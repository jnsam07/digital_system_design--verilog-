==> flow/design.v <==
module			Barrel_rotater (o, i, s, c, clk);
output	[7:0]	o;
input	[7:0]	i;
input	[2:0]	s;
input	[1:0]	c;
input			clk;
reg		[7:0]	o;
reg		[2:0]	t;
always@(posedge clk)
    begin
        case(c)
            2'b00:	#20 o <= o;
            2'b01:	#20  
                begin
                    case(s)
						3'b000: o <= o;
						3'b001: o <= {o[6:0], o[7]};
						3'b010: o <= {o[5:0], o[7:6]};
						3'b011: o <= {o[4:0], o[7:5]};
						3'b100: o <= {o[3:0], o[7:4]};
						3'b101: o <= {o[2:0], o[7:3]};
						3'b110: o <= {o[1:0], o[7:2]};
						3'b111: o <= {o[0]  , o[7:1]};
						default: o <= o;
					endcase
                end
            2'b10:	#20  
                begin
				    case(s)
 						3'b000: o <= o;
						3'b001: o <= {o[0], o[7:1]};
						3'b010: o <= {o[1:0], o[7:2]};
						3'b011: o <= {o[2:0], o[7:3]};
						3'b100: o <= {o[3:0], o[7:4]};
						3'b101: o <= {o[4:0], o[7:5]};
						3'b110: o <= {o[5:0], o[7:6]};
						3'b111: o <= {o[6:0], o[7]};
						default: o <= o;
					endcase	
                end
            2'b11:	#20 o <= i;
            default:	#20 o <= 8'bx;
        endcase
    end
endmodule
# --- Step by step through the tools: Barrel_rotater ---
# Tool output for the design above, in the order of the flow.
# Line numbers count from 1 in the design file above.
# Cell names lack the library's common part.
setup:
  top: "Barrel_rotater"
  clock_port: "clk"
  lib: "sky130hd"
  pvt_corner: "tt_025C_1v80"

# --- After elaboration ---
# Counts by Yosys on the flattened word-level netlist (proc, flatten, opt, wreduce; memories kept). Register bits leave out memories and registers merged into their read ports (data or address). Print and check cells are left out. Cells with the same type and inputs are merged into one.
op_classes:
  eq_ne: 12
  n_mux: 3
  n_logic: 1
  reduce_logical: 3
op_table:
  columns: ["cell", "count"]
  rows:
  - ["parallel mux 8 bit (select 7 bit)", 2]
  - ["parallel mux 8 bit (select 3 bit)", 1]
  - ["== test 3 bit (second input constant)", 4]
  - ["== test 3 x 2 -> 1 bit (second input constant)", 2]
  - ["== test 2 bit (second input constant)", 2]
  - ["!= test 2 bit (second input constant)", 2]
  - ["== test 3 x 1 -> 1 bit (second input constant)", 1]
  - ["zero test 3 bit", 1]
  - ["AND reduction 3 bit", 1]
  - ["== test 2 x 1 -> 1 bit (second input constant)", 1]
  - ["zero test 2 bit", 1]
  - ["NOT 1 bit", 1]
bits:
  regBits: 8
  elab_cells: 20
  output_inout_bits: 8
  in_bits: 14

# --- Depth ---
# Depth = most cells in a row (Yosys ltp): at word level without a register or memory, in the mapped netlist without a sequential cell, where the memories' decode and read muxes count.
depth:
  ltp_word: 3
  abc_area: 0
  mapped_depth: 7
  ltp_nobuf: 4

# --- Mapped cells and area ---
# The flow's flattened synthesis, as Yosys stat reports it; memories are mapped. The netlist is that of the ABC_AREA named above (0 if unset); the other value can give another one.
# The area totals of this step are shown rounded.
synth_totals:
  synth_area_mm2: 0.00104
  n_buf: 14
  cells: 135
  seq_area_mm2: 0.00024
  ff_cells: 8
types:
  columns: ["type", "count", "type_area_um2"]
  rows:
  - ["edfxtp_1", 8, 240.23]
  - ["a211oi_1", 10, 75.072]
  - ["mux2i_1", 7, 70.067]
  - ["a21oi_1", 13, 65.062]
  - ["o21ai_0", 13, 65.062]
  - ["nand3_1", 11, 55.053]
  - ["nand2b_1", 8, 50.048]
  - ["o22ai_1", 6, 37.536]
  - ["o2bb2ai_1", 4, 35.034]
  - ["a2111oi_2", 2, 30.029]
  - ["clkbuf_1", 7, 26.275]
  - ["nor2_1", 7, 26.275]
  - ["mux2i_4", 1, 22.522]
  - ["nand3b_1", 3, 22.522]
  - ["nor3_1", 4, 20.019]
  - ["buf_2", 3, 15.014]
  - ["buf_4", 2, 15.014]
  - ["buf_8", 1, 15.014]
# Not listed: further types 18, cells in them 25.

# --- Worst setup path after synthesis ---
# OpenSTA on the mapped netlist: ideal clock, no wires. The path of least setup slack (recovery checks aside). Input and output delay are each 20% of the period. Register names are those of the netlist, which keeps one name where synthesis merged equal registers.
synth_timing:
  path_type: "input -> register"
  startpoint: "input c[0]"
  endpoint: "register o[0]"
  setup_ns: 0.377
  stages: 3
  delay_ns: 1.364
  n_path_buf: 1
  t_first_pin_ns: 0.414
  in_delay_ns: 0.414
  clock_period_ns: 2.07
  required_ns: 1.693
  path_slack_ns: 0.292
  t_arrival_ns: 1.401
  synth_period_reached_ns: 1.778
# "delay_ns" is the arrival time less input delay plus setup time.
# "stages" counts driving pins, that of a launching flip-flop among them; a cell with two outputs on the path counts twice.
# "synth_period_reached_ns" is the clock period less the worst setup slack; recovery checks do not enter. This is arithmetic on one report: input and output delays are still those of the set period (20% each).
# The rows between start and end are the longest chain of elaborated cells between them; the timing report does not say that the signal goes this way. Where chains are equally long, one stands for them.
# Each line given opens the expression or statement behind the cell; cells for indexed reads and writes are added by Yosys, which also makes memories of some case tables.
# A register here has more assigning lines than the two given.
# Only ways into the end's enable, where the timed path ends, are counted here.
synth_between:
  path_cell_list: "clkbuf_1 -> inv_1 -> a22oi_1"
  elab_chain_len: 3
  cone_cells: 7
  cone_lines: 1
  cone_classes: "eq/ne (4); logic (1); reduce/logical (2)"
synth_lines:
  columns: ["element", "line_no", "source"]
  rows:
  - ["from (decl)", 5, "input [1:0] c;"]
  - ["zero test 2 bit", 11, "case(c)"]
  - ["NOT 1 bit", null, null]
  - ["AND reduction 3 bit", null, null]
  - ["to (assign)", 12, "2'b00: #20 o <= o;"]
  - ["to (assign)", 16, "3'b000: o <= o;"]
  - ["to (decl)", 2, "output [7:0] o;"]

--- runs ---
Stored flow runs of Barrel_rotater (2 of them; Yosys, OpenROAD, sky130hd). They differ in their settings and are not a sequence. Constraints: input delay and output delay 20% of the set period each, output load 0.01 pF.

--- run A ---
==> flow/run.sh <==
#!/bin/bash
# the make line also repeats the synthesis and layout settings of config.mk as NAME=value (left out here)
make -C /OpenROAD-flow-scripts/flow DESIGN_CONFIG=/design/flow/config.mk WORK_HOME=/design/flow/orfs CLKGATE_MAP_FILE= finish
==> flow/config.mk <==
export PLATFORM = sky130hd
export DESIGN_NAME = Barrel_rotater
export DESIGN_NICKNAME = Barrel_rotater
export VERILOG_FILES = /design/flow/design.v
export SDC_FILE = /design/flow/constraint.sdc
export NUM_CORES = 4
export LEC_CHECK = 0
export CAP_MARGIN = 20
export CELL_PAD_IN_SITES_GLOBAL_PLACEMENT = 3
export CORE_MARGIN = 2
export CORE_UTILIZATION = 51
export CTS_CLUSTER_SIZE = 15
export GPL_TIMING_DRIVEN = 1
export MAX_ROUTING_LAYER = met5
export PLACE_DENSITY = 0.89
export SETUP_SLACK_MARGIN = 0.35
export SLEW_MARGIN = 20
export TNS_END_PERCENT = 65
==> flow/constraint.sdc <==
create_clock -name core_clock -period 1.37 [get_ports {clk}]
set_input_delay 0.2740 -clock core_clock [delete_from_list [all_inputs] [get_ports {clk}]]
set_output_delay 0.2740 -clock core_clock [all_outputs]
set_load 0.01 [all_outputs]

==> results, as YAML <==
outcome: "stopped before the end: placement reported GPL-0301"

--- run B ---
==> flow/run.sh <==
#!/bin/bash
# the make line also repeats the synthesis and layout settings of config.mk as NAME=value (left out here)
make -C /OpenROAD-flow-scripts/flow DESIGN_CONFIG=/design/flow/config.mk WORK_HOME=/design/flow/orfs CLKGATE_MAP_FILE= finish
==> flow/config.mk <==
export PLATFORM = sky130hd
export DESIGN_NAME = Barrel_rotater
export DESIGN_NICKNAME = Barrel_rotater
export VERILOG_FILES = /design/flow/design.v
export SDC_FILE = /design/flow/constraint.sdc
export NUM_CORES = 4
export LEC_CHECK = 0
export CAP_MARGIN = 20
export CORE_MARGIN = 7
export CORE_UTILIZATION = 60
export PLACE_DENSITY_LB_ADDON = 0.19
export SLEW_MARGIN = 25
==> flow/constraint.sdc <==
create_clock -name core_clock -period 1.63 [get_ports {clk}]
set_input_delay 0.3260 -clock core_clock [delete_from_list [all_inputs] [get_ports {clk}]]
set_output_delay 0.3260 -clock core_clock [all_outputs]
set_load 0.01 [all_outputs]

==> results, as YAML <==
outcome: "stopped before the end: clock tree synthesis reported DPL-0038"
--- end ---
